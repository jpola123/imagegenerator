==> flow/design.v <==
module obstaclegen2 #(parameter MAX_LENGTH = 50) (
    input logic [MAX_LENGTH - 1:0][7:0] body,
    input logic clk, nRst, goodColl, obstacleFlag, s_reset,
    input logic [3:0] randX, randY, x, y,
    input logic [7:0] curr_length,
    output logic obstacle,
    output logic [3:0] obstacleCount
);
    logic [7:0] cornerNE, cornerNW, cornerSE, cornerSW, randCord, cord, randCordCombo, cordCombo, obsCount8;
    logic [139:0] obstacleArray, nextObstacleArray;
    logic arraySet, isArraySet, randError;
    logic [3:0] nextObstacleCount; 
    logic [2:0] obsNeeded, isObsNeeded;
    always_ff @(posedge clk, negedge nRst) begin
        if (nRst == 0) begin
            obstacleCount <= 4'b0;
            obstacleArray <= 140'b0;
            obsNeeded     <= 3'b0;
            arraySet      <= 1'b0;
        end else begin
            obstacleCount <= nextObstacleCount;
            obstacleArray <= nextObstacleArray;
            obsNeeded     <= isObsNeeded;
            arraySet      <= isArraySet;
        end
    end
    always_comb begin
        isObsNeeded = obsNeeded;
        randCord = {randX, randY};
        cord = {x, y};
        obsCount8 = ({4'b0, obstacleCount} + 1) * 2;
        randCordCombo = {4'b0, randX} + ({4'b0, randY} - 1) * 14;
        cordCombo = {4'b0, x} + ({4'b0, y} - 1) * 14;
        randError = 0;
        nextObstacleCount = obstacleCount;
        nextObstacleArray = obstacleArray;
        isArraySet = arraySet;
        cornerNE = 0;
        cornerNW = 0;
        cornerSE = 0;
        cornerSW = 0;
        obstacle = 0;
         if(obstacleFlag == 1 && ~s_reset) begin
            if (obstacleCount < 15) begin
                if (goodColl == 1) begin
                    if (obsNeeded == 0) begin
                        isObsNeeded = 1;
                        isArraySet = 0;
                    end else if (obsNeeded == 1) begin
                        isObsNeeded = 2;
                    end else if (obsNeeded == 2) begin
                        isObsNeeded = 3;
                    end else if (obsNeeded == 3) begin
                        isObsNeeded = 0;
                    end
                end
                if (obsNeeded == 1 || arraySet == 0) begin
                    for (int i = 0; i < MAX_LENGTH; i++) begin
                        if (randCord == body[i]) begin
                            randError = 1;
                        end
                    end
                    if (randCord == body[0] + 1 || 
                        randCord == body[0] - 1 || 
                        randCord == body[0] + 32 || 
                        randCord == body[0] - 32) begin
                        randError = 1;
                    end
                    if (randX == 1 || randY == 1) begin
                        cornerNW = randCordCombo;
                    end else begin
                        cornerNW = randCordCombo - 15;
                    end
                    if (randX == 14 || randY == 1) begin
                        cornerNE = randCordCombo;
                    end else begin
                        cornerNE = randCordCombo - 13;
                    end
                    if (randX == 1 || randY == 10) begin
                        cornerSW = randCordCombo;
                    end else begin
                        cornerSW = randCordCombo + 13;
                    end
                    if (randX == 14 || randY == 10) begin
                        cornerSE = randCordCombo;
                    end else begin
                        cornerSE = randCordCombo + 15;
                    end
                    if (obstacleArray[cornerNW] || 
                        obstacleArray[cornerNE] || 
                        obstacleArray[cornerSW] || 
                        obstacleArray[cornerSE] || 
                        obstacleArray[randCordCombo]) begin
                        randError = 1;
                    end
                    if (randError == 0) begin
                        isArraySet = 1;
                        if(curr_length < 3 || obsCount8 < curr_length + 2) begin
                            nextObstacleArray[randCordCombo] = 1;
                            nextObstacleCount = obstacleCount + 1;
                        end
                    end else begin
                        isArraySet = 0;
                    end
                end
            end
        end else begin
            nextObstacleCount = 0;
            nextObstacleArray = 140'b0;
            isObsNeeded = 0;
            isArraySet = 1;
        end
        if (obstacleArray[cordCombo]) begin
            obstacle = 1;
        end 
    end
endmodule
From RTL to reports: obstaclegen2
What the tools print for obstaclegen2, step after step.
Lines are those of the file above, counted from 1.
Operators: Yosys type, input widths -> output width; for muxes data width and select width s.
Cell names lack the library's common part.
Not given: -
Inputs
  top: obstaclegen2
  clock port: clk
  standard-cell library: sky130hd
  timing corner: tt_025C_1v80

Elaborated design
Counts by Yosys on the flattened word-level netlist (proc, flatten, opt, wreduce; memories kept). Register bits leave out memories and registers merged into their read ports (data or address). Print and check cells are left out.
Bit counts
  register bits: 148
  bits of input ports: 429
  output and inout port bits: 5
  elaborated cells: 219
Operators by class
  add/sub/neg operators: 16
  $mul: 2
  order comparisons: 3
  equal/unequal tests: 69
  shifts and indexed selects: 7
  muxes and demuxes: 95
  bitwise operators: 5
  reductions and logical operators: 18
Operator list (number)
  $shiftx 140x8->1: 6
  $mux 140: 5
  $eq 8x8->1: 50
  $mul 32x3->7 const B: 2
  $shift 1x9->140 const A: 1
  $and 140x140->140: 1
  $or 140x140->140: 1
  $not 140->140: 1
  $mux 8: 16
  $eq 8x32->1: 2
  $mux 1: 62
  $mux 3: 7
  $mux 4: 5
  $eq 8x9->1: 2
  $add 4x8->8: 2
  $add 8x4->8 const B: 2
  $sub 8x4->8 const B: 2
  $logic_or 1x1->1: 13
  $sub 4x1->5 const B: 2
  $lt 6x9->1: 1
  $add 8x1->9 const B: 1
  $sub 8x1->9 const B: 1
  $add 8x2->9 const B: 1
  $add 8x6->9 const B: 1
  $sub 8x6->9 const B: 1
  $neg 8->9: 1
  $eq 4x1->1 const B: 2
  $eq 4x4->1 const B: 2
Not listed: further kinds 16, cells in them 22.

Logic depth
Depth = most cells in a row (Yosys ltp): at word level without a register or memory, in the mapped netlist without a sequential cell, where the memories' decode and read muxes count.
Logic depth
  depth after elaboration: 60
  ABC_AREA: 0
  depth in mapped cells: 27
  gate-level depth less buffers: 20

After synthesis
Source: synth_stat.txt of the flow (Yosys; design flattened, memories mapped). It holds for the ABC_AREA given above (unset counts as 0); a run with the other value may have another netlist.
Mapped netlist
  cell count: 3137
  synthesis area: 24188.2 um^2
  sequential part of the area: 3729.8 um^2
  mapped flip-flops: 149
  buffers: 310
Cells by type
  dfrtp_1: number 148, total area 3.7E+03 um^2
  xor2_1: number 327, total area 2.86E+03 um^2
  mux4_2: number 96, total area 2.16E+03 um^2
  nand2_1: number 418, total area 1.57E+03 um^2
  xnor2_1: number 150, total area 1313.76 um^2
  o21ai_0: number 207, total area 1.04E+03 um^2
  a21oi_1: number 148, total area 740.71 um^2
  o31ai_1: number 98, total area 735.706 um^2
  clkbuf_1: number 174, total area 653.126 um^2
  mux2i_1: number 60, total area 600.576 um^2
  nor4_1: number 94, total area 588.064 um^2
  a211oi_1: number 66, total area 495.475 um^2
  nor2_1: number 131, total area 491.722 um^2
  ha_1: number 33, total area 412.896 um^2
  nand4_1: number 60, total area 375.36 um^2
  nand3_1: number 72, total area 360.346 um^2
  buf_2: number 69, total area 345.331 um^2
  nor3_1: number 68, total area 340.326 um^2
Not listed: further types 80, cells in them 718.

Timing after synthesis
OpenSTA on the mapped netlist: ideal clock, no wires. The path of least setup slack (recovery checks aside). Input and output delay are each 20% of the period. Register names are those of the netlist, which keeps one name where synthesis merged equal registers.
Timing path post-synthesis
  path type: input -> output
  start point: in y[0]
  end point: out obstacle
  clock period: 13.4 ns
  input delay: 2.680 ns
  output delay: 2.680 ns
  time at the first pin: 2.680 ns
  arrival: 6.309 ns
  required time: 10.720 ns
  slack: 4.411 ns
  path delay: 3.629 ns
  stages on the path: 15
  buffers on the path: 0
  period reached after synthesis: 8.989 ns
"path delay" = arrival - input delay + setup time.
A path that ends at an output port has no setup time.
"stages on the path": output pins that drive a net of the path, with the launching flip-flop's if there is one; two outputs of one cell count as two.
"period reached after synthesis" = period - worst setup slack (recovery checks aside). The figure is calculated, with input and output delays left at 20% of the set period.
The rows between start and end are the longest chain of elaborated cells between them; the timing report does not say that the signal goes this way. Where chains are equally long, one stands for them.
A line is the first line of the expression or statement that the cell stems from. Yosys adds cells for indexed reads and writes and turns some case tables into memories.
On the way, post-synthesis
  path through: inv_1 -> ha_1 -> xor2_1 -> inv_1 -> fa_1 -> inv_1 -> fa_1 -> xor2_1 -> xor2_1 -> mux4_2 -> mux2_2 -> nand2_1 -> o21ai_0 -> a21oi_1 -> a21oi_1
  cells in the longest elaborated chain: 5
  elaborated cells between the ends (all ways): 5
  RTL lines with such cells: 2
  those cells by class: add/sub (2); mul (1); shift (1); mux (1)
Ends and longest elaborated chain, post-synthesis
  from (decl): line 4  | input logic [3:0] randX, randY, x, y,
  $sub 4x1->5: line 33  | cordCombo = {4'b0, x} + ({4'b0, y} - 1) * 14;
  $mul 32x3->7: line 33
  $add 4x8->8: line 33
  $shiftx 140x8->1: line 113  | if (obstacleArray[cordCombo]) begin
  $mux 1: line 113
  to (decl): line 6  | output logic obstacle,

Path in the finished layout
From the final timing report of flow run 1: the path of least setup slack in the routed layout; clock arrival at registers is part of the times.
Timing path after layout
  path type: input -> register
  start point: in randY[0]
  end point: reg obstacleArray[23]
  clock period: 5.94 ns
  input delay: 1.19 ns
  library setup time: 0.09 ns
  time at the first pin: 1.19 ns
  arrival: 6.43 ns
  required time: 6.34 ns
  slack: -0.09 ns
  stages on the path: 21
  buffers on the path: 9
The rows between start and end are the longest chain of elaborated cells between them; the timing report does not say that the signal goes this way. Where chains are equally long, one stands for them.
On the way, after layout
  path through: buf_4 -> buf_4 -> buf_4 -> ha_1 -> nor3b_4 -> buf_4 -> nor3_2 -> xnor2_1 -> buf_4 -> mux4_2 -> o21ai_0 -> and3_1 -> a32o_1 -> o22ai_4 -> a21oi_2 -> buf_4 -> nand4b_4 -> buf_6 -> clkbuf_16 -> buf_12 -> o32ai_4
  cells in the longest elaborated chain: 60
  elaborated cells between the ends (all ways): 162
  those cells by class: add/sub (7); mul (1); eq/ne (57); shift (6); mux (76); logic (3); reduce/logical (12)
Ends and longest elaborated chain, after layout
  from (decl): line 4  | input logic [3:0] randX, randY, x, y,
  $eq 8x8->1: line 59  | if (randCord == body[i]) begin
  $mux 1 x50: line 59
  $mux 1: line 63  | if (randCord == body[0] + 1 ||
  $mux 1: line 89  | if (obstacleArray[cornerNW] ||
  $mux 1: line 57  | if (obsNeeded == 1 || arraySet == 0) begin
  $mux 1: line 44  | if (obstacleCount < 15) begin
  $mux 1: line 43  | if(obstacleFlag == 1 && ~s_reset) begin
  $mux 140: line 96  | if (randError == 0) begin
  $mux 140: line 57
  $mux 140: line 44
  $mux 140: line 43
  to (assign): line 17  | obstacleArray <= 140'b0;
  to (assign): line 22  | obstacleArray <= nextObstacleArray;
  to (decl): line 10  | logic [139:0] obstacleArray, nextObstacleArray;

==> results <==
Stored flow runs of obstaclegen2 (2 of them; Yosys, OpenROAD, sky130hd). They differ in their settings and are not a sequence. Constraints: input delay and output delay 20% of the set period each, output load 0.01 pF.
"worst setup path time (ns)" means the part of the period allowed to the worst setup path (the constraints hold back 20% at inputs and 20% at outputs) less its slack; where the path has registers, the arrival times of their clocks count too.
"finish__power__total": no workload was simulated; the value follows from the tool's default switching activity.

Flow files of flow run 1
==> flow/run.sh <==
#!/bin/bash
# the make line also repeats the synthesis and layout settings of config.mk as NAME=value (left out here)
make -C /OpenROAD-flow-scripts/flow DESIGN_CONFIG=/design/flow/config.mk WORK_HOME=/design/flow/orfs CLKGATE_MAP_FILE= finish
==> flow/config.mk <==
export PLATFORM = sky130hd
export DESIGN_NAME = obstaclegen2
export DESIGN_NICKNAME = obstaclegen2
export VERILOG_FILES = /design/flow/design.v
export SDC_FILE = /design/flow/constraint.sdc
export NUM_CORES = 4
export LEC_CHECK = 0
export CAP_MARGIN = 20
export CORE_MARGIN = 2
export CORE_UTILIZATION = 40
export SLEW_MARGIN = 20
==> flow/constraint.sdc <==
create_clock -name core_clock -period 5.94 [get_ports {clk}]
set_input_delay 1.1880 -clock core_clock [delete_from_list [all_inputs] [get_ports {clk}]]
set_output_delay 1.1880 -clock core_clock [all_outputs]
set_load 0.01 [all_outputs]

report of flow run 1
yosys chip area after synthesis (um^2): 24188.2
finish__design__die__area: 62452.5
finish__design__instance__area__stdcell: 34959.8
finish__design__instance__utilization: 0.5825
finish__timing__setup__ws: -0.090
finish__timing__setup__tns: -2.777
finish__timing__hold__ws: 0.514
finish__power__total: 1.009e-02
worst setup path time (ns): 4.84
worst setup path kind: input -> register

Flow files of flow run 2
==> flow/run.sh <==
#!/bin/bash
# the make line also repeats the synthesis and layout settings of config.mk as NAME=value (left out here)
make -C /OpenROAD-flow-scripts/flow DESIGN_CONFIG=/design/flow/config.mk WORK_HOME=/design/flow/orfs CLKGATE_MAP_FILE= finish
==> flow/config.mk <==
export PLATFORM = sky130hd
export DESIGN_NAME = obstaclegen2
export DESIGN_NICKNAME = obstaclegen2
export VERILOG_FILES = /design/flow/design.v
export SDC_FILE = /design/flow/constraint.sdc
export NUM_CORES = 4
export LEC_CHECK = 0
export CAP_MARGIN = 5
export CORE_MARGIN = 2
export CORE_UTILIZATION = 18
export GPL_TIMING_DRIVEN = 0
export MAX_ROUTING_LAYER = met5
export PLACE_DENSITY_LB_ADDON = 0.07
export SETUP_SLACK_MARGIN = 0.72
export SLEW_MARGIN = 25
export TNS_END_PERCENT = 65
==> flow/constraint.sdc <==
create_clock -name core_clock -period 4.56 [get_ports {clk}]
set_input_delay 0.9120 -clock core_clock [delete_from_list [all_inputs] [get_ports {clk}]]
set_output_delay 0.9120 -clock core_clock [all_outputs]
set_load 0.01 [all_outputs]

report of flow run 2
yosys chip area after synthesis (um^2): 24188.2
finish__design__die__area: 137326.0
finish__design__instance__area__stdcell: 37460.9
finish__design__instance__utilization: 0.2807
finish__timing__setup__ws: -1.369
finish__timing__setup__tns: -183.489
finish__timing__hold__ws: 0.399
finish__power__total: 1.386e-02
worst setup path time (ns): 5.02
worst setup path kind: input -> register
