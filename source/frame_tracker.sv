==> flow/design.v <==
module frame_tracker (
    input logic body, head, apple, border, enable, clk, nrst, sync,
    output logic [2:0] obj_code,
    output logic [3:0] x, y,
    output logic diff
);
logic [15:0][11:0][2:0] frame, next_frame;
logic [3:0] current_X, next_X, current_Y, next_Y;
logic next_d, d, pulse;
logic [2:0] temp_obj_code;
logic [2:0] count, next_count;
always_ff @(posedge clk, negedge nrst) begin
    if(~nrst) begin
        {frame[0], frame[1], frame[2], frame[3], frame[4], frame[5], frame[6], frame[7],
        frame[8], frame[9], frame[10], frame[11], frame[12], frame[13], frame[14], frame[15]} <= 
        {16*12{3'b000}};
    end
    else begin
        frame <= next_frame;
    end
end
always_ff @(posedge clk, negedge nrst) begin
    if(~nrst) begin
        current_X <= 4'b0;
        current_Y <= 4'b0;
    end
    else begin
        current_X <= next_X;
        current_Y <= next_Y;
    end
end
always_ff @(posedge clk, negedge nrst) begin
    if(~nrst) begin
        count <= 0;
    end
    else
        count <= next_count;
end
always_comb begin
    if(count == 2) begin
        pulse = 1'b1;
        next_count= 3'b0;
    end
    else begin
        next_count = count + 3'b1;
        pulse = 1'b0;
    end
end
always_comb begin
    next_X = current_X;
    next_Y = current_Y;
    next_d = 1'b0;
    next_frame = frame;
    if(enable) begin
        if((current_X == 4'd15) && (current_Y == 4'd11)) begin
            next_X = 4'b0;
            next_Y = 4'b0;
        end
        else if(current_X == 4'd15) begin
            next_X = 4'b0;
            next_Y = current_Y + 4'd1;
        end
        else begin
            next_X = current_X + 4'd1;
            next_Y = current_Y;
        end
    end
    else if(sync) begin
        next_X = 0;
        next_Y = 0;
    end
    else begin
        next_X = current_X;
        next_Y = current_Y;
    end
    temp_obj_code = frame[current_X][current_Y];
    if(sync) begin
        {next_frame[0], next_frame[1], next_frame[2], next_frame[3], next_frame[4], next_frame[5], next_frame[6], next_frame[7],
        next_frame[8], next_frame[9], next_frame[10], next_frame[11], next_frame[12], next_frame[13], next_frame[14], next_frame[15]} = 
        {16*12{3'b000}};
    end
    else begin
        next_frame = frame;
    end
    case(temp_obj_code)
    3'b000: begin
        if(border) begin
            next_frame[current_X][current_Y] = 3'b100;
            obj_code = 3'b100;
            next_d = 1'b1;
        end
        else if(head) begin
            next_frame[current_X][current_Y] = 3'b001;
            obj_code = 3'b001;
            next_d = 1'b1;
        end
        else if(body) begin
            next_frame[current_X][current_Y] = 3'b010;
            obj_code = 3'b010;
            next_d = 1'b1;
        end
        else if(apple) begin
            next_frame[current_X][current_Y] = 3'b011;
            obj_code = 3'b011;
            next_d = 1'b1;
        end
        else begin
            next_frame[current_X][current_Y] = 3'b000;
            obj_code = 3'b000;
            next_d = 1'b0;
        end
    end
    3'b001: begin
        if(border) begin
            next_frame[current_X][current_Y] = 3'b100;
            obj_code = 3'b100;
            next_d = 1'b1;
        end
        else if(head) begin
            next_frame[current_X][current_Y] = 3'b001;
            obj_code = 3'b001;
            next_d = 1'b0;
        end
        else if(body) begin
            next_frame[current_X][current_Y] = 3'b010;
            obj_code = 3'b010;
            next_d = 1'b1;
        end
        else if(apple) begin
            next_frame[current_X][current_Y] = 3'b011;
            obj_code = 3'b011;
            next_d = 1'b1;
        end
        else begin
            next_frame[current_X][current_Y] = 3'b000;
            obj_code = 3'b000;
            next_d = 1'b1;
        end
    end
    3'b010: begin
        if(border) begin
            next_frame[current_X][current_Y] = 3'b100;
            obj_code = 3'b100;
            next_d = 1'b1;
        end
        else if(head) begin
            next_frame[current_X][current_Y] = 3'b001;
            obj_code = 3'b001;
            next_d = 1'b1;
        end
        else if(body) begin
            next_frame[current_X][current_Y] = 3'b010;
            obj_code = 3'b010;
            next_d = 1'b0;
        end
        else if(apple) begin
            next_frame[current_X][current_Y] = 3'b011;
            obj_code = 3'b011;
            next_d = 1'b1;
        end
        else begin
            next_frame[current_X][current_Y] = 3'b000;
            obj_code = 3'b000;
            next_d = 1'b1;
        end
    end
    3'b011: begin
        if(border) begin
            next_frame[current_X][current_Y] = 3'b100;
            obj_code = 3'b100;
            next_d = 1'b1;
        end
        else if(head) begin
            next_frame[current_X][current_Y] = 3'b001;
            obj_code = 3'b001;
            next_d = 1'b1;
        end
        else if(body) begin
            next_frame[current_X][current_Y] = 3'b010;
            obj_code = 3'b010;
            next_d = 1'b1;
        end
        else if(apple) begin
            next_frame[current_X][current_Y] = 3'b011;
            obj_code = 3'b011;
            next_d = 1'b0;
        end
        else begin
            next_frame[current_X][current_Y] = 3'b000;
            obj_code = 3'b000;
            next_d = 1'b1;
        end
    end        
    3'b100: begin
        if(border) begin
            next_frame[current_X][current_Y] = 3'b100;
            obj_code = 3'b100;
            next_d = 1'b0;
        end
        else if(head) begin
            next_frame[current_X][current_Y] = 3'b001;
            obj_code = 3'b001;
            next_d = 1'b1;
        end
        else if(body) begin
            next_frame[current_X][current_Y] = 3'b010;
            obj_code = 3'b010;
            next_d = 1'b1;
        end
        else if(apple) begin
            next_frame[current_X][current_Y] = 3'b011;
            obj_code = 3'b011;
            next_d = 1'b1;
        end
        else begin
            next_frame[current_X][current_Y] = 3'b000;
            obj_code = 3'b000;
            next_d = 1'b1;
        end
    end
    default: begin
        next_frame[current_X][current_Y] = 3'b000;
        obj_code = 3'b000;
        next_d = 1'b0;  
    end
    endcase
end
assign x = current_X;
assign y = current_Y;
assign diff = next_d;
endmodule
# Tool chain data of frame_tracker
# Tool output for the design above, in the order of the flow.
# Lines are those of the file above, counted from 1.
# The mark - stands for no value.
# setup
top,frame_tracker
clock_port,clk
cell_library,sky130hd
lib_corner,tt_025C_1v80

# Elaborated design
# Source: Yosys, flattened and elaborated, memories not mapped. Widths are those after wreduce. Registers that Yosys merges into a memory's read port (data or address) are not register bits. Print and check cells do not count. Equal cells are merged and count once.
# word_totals
regBits,584
in_bits,8
out_inout_bits,12
# classes
add_sub_neg,4
multipliers,2
equal,7
shift,7
n_mux,48
bitwise,7
n_reduce_logical,5
# ops
op,count
bitwise OR 576 bit,5
2-to-1 mux 576 bit,5
variable shift 1 x 33 -> 576 bit (first input constant),2
variable shift 2 x 33 -> 576 bit (first input constant),2
variable shift 3 x 33 -> 576 bit (first input constant),2
indexed select 576 x 32 -> 3 bit,1
AND 576 bit,1
NOT 576 bit,1
2-to-1 mux 36 bit,16
negator 11 -> 33 bit,1
multiplier 4 x 4 -> 8 bit (second input constant),1
2-to-1 mux 4 bit,7
2-to-1 mux 1 bit,14
multiplier 4 x 2 -> 6 bit (second input constant),1
2-to-1 mux 3 bit,4
adder 10 x 6 -> 11 bit,1
adder 4 x 1 -> 4 bit (second input constant),2
== test 4 bit (second input constant),2
== test 3 x 2 -> 1 bit (second input constant),2
OR reduction 5 bit,1
parallel mux 1 bit (select 5 bit),1
== test 3 x 1 -> 1 bit (second input constant),1
inequality test 3 x 1 -> 1 bit (second input constant),1
== test 3 bit (second input constant),1
zero test 3 bit,1
AND reduction 2 bit,1
nonzero test 2 bit,1
2-to-1 mux 2 bit,1
logical AND 1 bit,1

# Longest topological paths
# Longest topological path by Yosys (ltp), each cell counted once; first at word level (registers and memories cut), then after technology mapping (sequential cells cut; the memories' decode and read muxes count).
# logic_depth
word_depth,12
ABC_AREA,1
ltp_mapped,36
depth_no_buf,30

# Synthesis result
# Yosys stat after the flow's synthesis: flattened, memories mapped to cells. It holds for the ABC_AREA given above (unset counts as 0); a run with the other value may have another netlist.
# by_type
cell,count
sky130_fd_sc_hd__nand2_1,4421
sky130_fd_sc_hd__dfrtp_1,584
sky130_fd_sc_hd__nand3_1,2282
sky130_fd_sc_hd__o21ai_0,718
sky130_fd_sc_hd__nor2_1,942
sky130_fd_sc_hd__inv_1,884
sky130_fd_sc_hd__a21oi_1,503
sky130_fd_sc_hd__buf_2,371
sky130_fd_sc_hd__nand4_1,274
sky130_fd_sc_hd__o211ai_1,228
sky130_fd_sc_hd__clkbuf_1,429
sky130_fd_sc_hd__buf_1,219
sky130_fd_sc_hd__o21ai_1,146
sky130_fd_sc_hd__nand3b_1,81
sky130_fd_sc_hd__nor3_1,98
sky130_fd_sc_hd__buf_4,65
sky130_fd_sc_hd__nor2_2,54
sky130_fd_sc_hd__buf_6,29
# Not listed: further types 44, cells in them 393.
# mapped
stdcells,12721
yosys_area_mm2,0.0694366
seq_area_mm2,0.014614
flip_flops,584
n_buf,1113

# Timing after synthesis
# OpenSTA on the mapped netlist: ideal clock, no wires. The path of least setup slack (recovery checks aside). Input and output delay are each 20% of the period. Register names are those of the netlist, which keeps one name where synthesis merged equal registers.
# synth_timing
path_kind,input port to output port
startpoint,input body
endpoint,output diff
tclk_ns,13.7
launch_ns,2.740
arrival_time_ns,4.171
setup_slack_ns,6.789
path_delay_ns,1.431
stages,9
n_path_buf,4
synth_period_reached_ns,6.911
# "path_delay_ns" = arrival - input delay + setup time.
# At an output port there is no setup time.
# "stages": output pins that drive a net of the path, with the launching flip-flop's if there is one; two outputs of one cell count as two.
# "synth_period_reached_ns" = period - worst setup slack (recovery checks aside). The figure is calculated, with input and output delays left at 20% of the set period.
# The rows between start and end are the longest chain of elaborated cells between them; the timing report does not say that the signal goes this way. Where chains are equally long, one stands for them.
# Each line given opens the expression or statement behind the cell; cells for indexed reads and writes are added by Yosys, which also makes memories of some case tables.
# synth_between
cell_sequence,sky130_fd_sc_hd__clkbuf_1 > sky130_fd_sc_hd__inv_1 > sky130_fd_sc_hd__clkbuf_1 > sky130_fd_sc_hd__clkbuf_1 > sky130_fd_sc_hd__clkbuf_1 > sky130_fd_sc_hd__nand2_1 > sky130_fd_sc_hd__nand3_1 > sky130_fd_sc_hd__nand2_1 > sky130_fd_sc_hd__a21oi_1
elab_chain_len,4
cells_between,10
cone_lines,10
# synth_lines
item,line_no,text
from (decl),2,"input logic body, head, apple, border, enable, clk, nrst, sync,"
2-to-1 mux 1 bit,178,else if(body) begin
2-to-1 mux 1 bit,173,else if(head) begin
2-to-1 mux 1 bit,168,if(border) begin
parallel mux 1 bit (select 5 bit),85,case(temp_obj_code)
to (decl),5,output logic diff

# Path in the finished layout
# From the final timing report of flow run 1: the path of least setup slack in the routed layout; clock arrival at registers is part of the times.
# layout_timing
path_kind,flip-flop to output port
startpoint,register current_Y[2]
endpoint,output diff
tclk_ns,3.61
launch_ns,0.82
arrival_time_ns,5.25
setup_slack_ns,-2.36
stages,26
n_path_buf,5
# The rows between start and end are the longest chain of elaborated cells between them; the timing report does not say that the signal goes this way. Where chains are equally long, one stands for them.
# layout_between
cell_sequence,sky130_fd_sc_hd__dfrtp_2 > sky130_fd_sc_hd__fa_1 > sky130_fd_sc_hd__ha_4 > sky130_fd_sc_hd__inv_2 > sky130_fd_sc_hd__fa_2 > sky130_fd_sc_hd__buf_12 > sky130_fd_sc_hd__clkinv_16 > sky130_fd_sc_hd__buf_16 > sky130_fd_sc_hd__o21ai_2 > sky130_fd_sc_hd__nand3b_1 > sky130_fd_sc_hd__nand2_2 > sky130_fd_sc_hd__nand3b_1 > sky130_fd_sc_hd__nand3_2 > sky130_fd_sc_hd__nand2_1 > sky130_fd_sc_hd__nand2_1 > sky130_fd_sc_hd__nand3_2 > sky130_fd_sc_hd__nand3_4 > sky130_fd_sc_hd__nand2_4 > sky130_fd_sc_hd__nand2_4 > sky130_fd_sc_hd__buf_6 > sky130_fd_sc_hd__inv_4 > sky130_fd_sc_hd__nand2_2 > sky130_fd_sc_hd__nand2_2 > sky130_fd_sc_hd__a21oi_4 > sky130_fd_sc_hd__buf_12 > sky130_fd_sc_hd__buf_12
elab_chain_len,5
cells_between,9
# layout_lines
item,line_no,text
from (decl),8,"logic [3:0] current_X, next_X, current_Y, next_Y;"
from (assign),25,current_Y <= 4'b0;
from (assign),29,current_Y <= next_Y;
multiplier 4 x 2 -> 6 bit,76,temp_obj_code = frame[current_X][current_Y];
adder 10 x 6 -> 11 bit,76,
indexed select 576 x 32 -> 3 bit,76,
== test 3 bit,85,case(temp_obj_code)
parallel mux 1 bit (select 5 bit),85,
to (decl),5,output logic diff

# Record of 2 stored runs of the RTL-to-layout flow on frame_tracker, platform sky130hd. The runs are unordered. Constraints: input delay and output delay 20% of the set period each, output load 0.01 pF.
# "achievedPeriod_ns" = clock period - worst setup slack. The figure is calculated, with input and output delays left at 20% of the set period.
# "critical_path_time_ns" = time allowed to the worst setup path (clock period - input delay - output delay, where it has them) - its slack; a late launch clock adds to it, a late capture clock takes from it.
# Among the settings, - means not set for that run.
run name,period_ns,CORE_UTILIZATION,SETUP_SLACK_MARGIN,CORE_ASPECT_RATIO,TNS_END_PERCENT,ABC_AREA,CTS_CLUSTER_SIZE,CTS_CLUSTER_DIAMETER,SLEW_MARGIN,CAP_MARGIN,CORE_MARGIN,PLACE_DENSITY_LB_ADDON,GPL_ROUTABILITY_DRIVEN,MIN_ROUTING_LAYER,dieArea_mm2,worstSetupSlack_ns,achievedPeriod_ns,critical_path_time_ns,path_kind,synthesis_area_mm2,finalCellArea_mm2,fin_tns_ns
flow run 1,3.61,17,0.09,1.56,60,1,98,355,25,20,2,-,-,-,0.413705,-2.361,5.971,5.25,flip-flop to output port,0.0694366,0.102383,-969.296
flow run 2,6.09,53,1.29,-,45,-,20,396,0,5,2,0.02,1,met1,0.0845559,-0.886,6.976,5.76,flip-flop to output port,0.0435906,0.0555458,-2.762
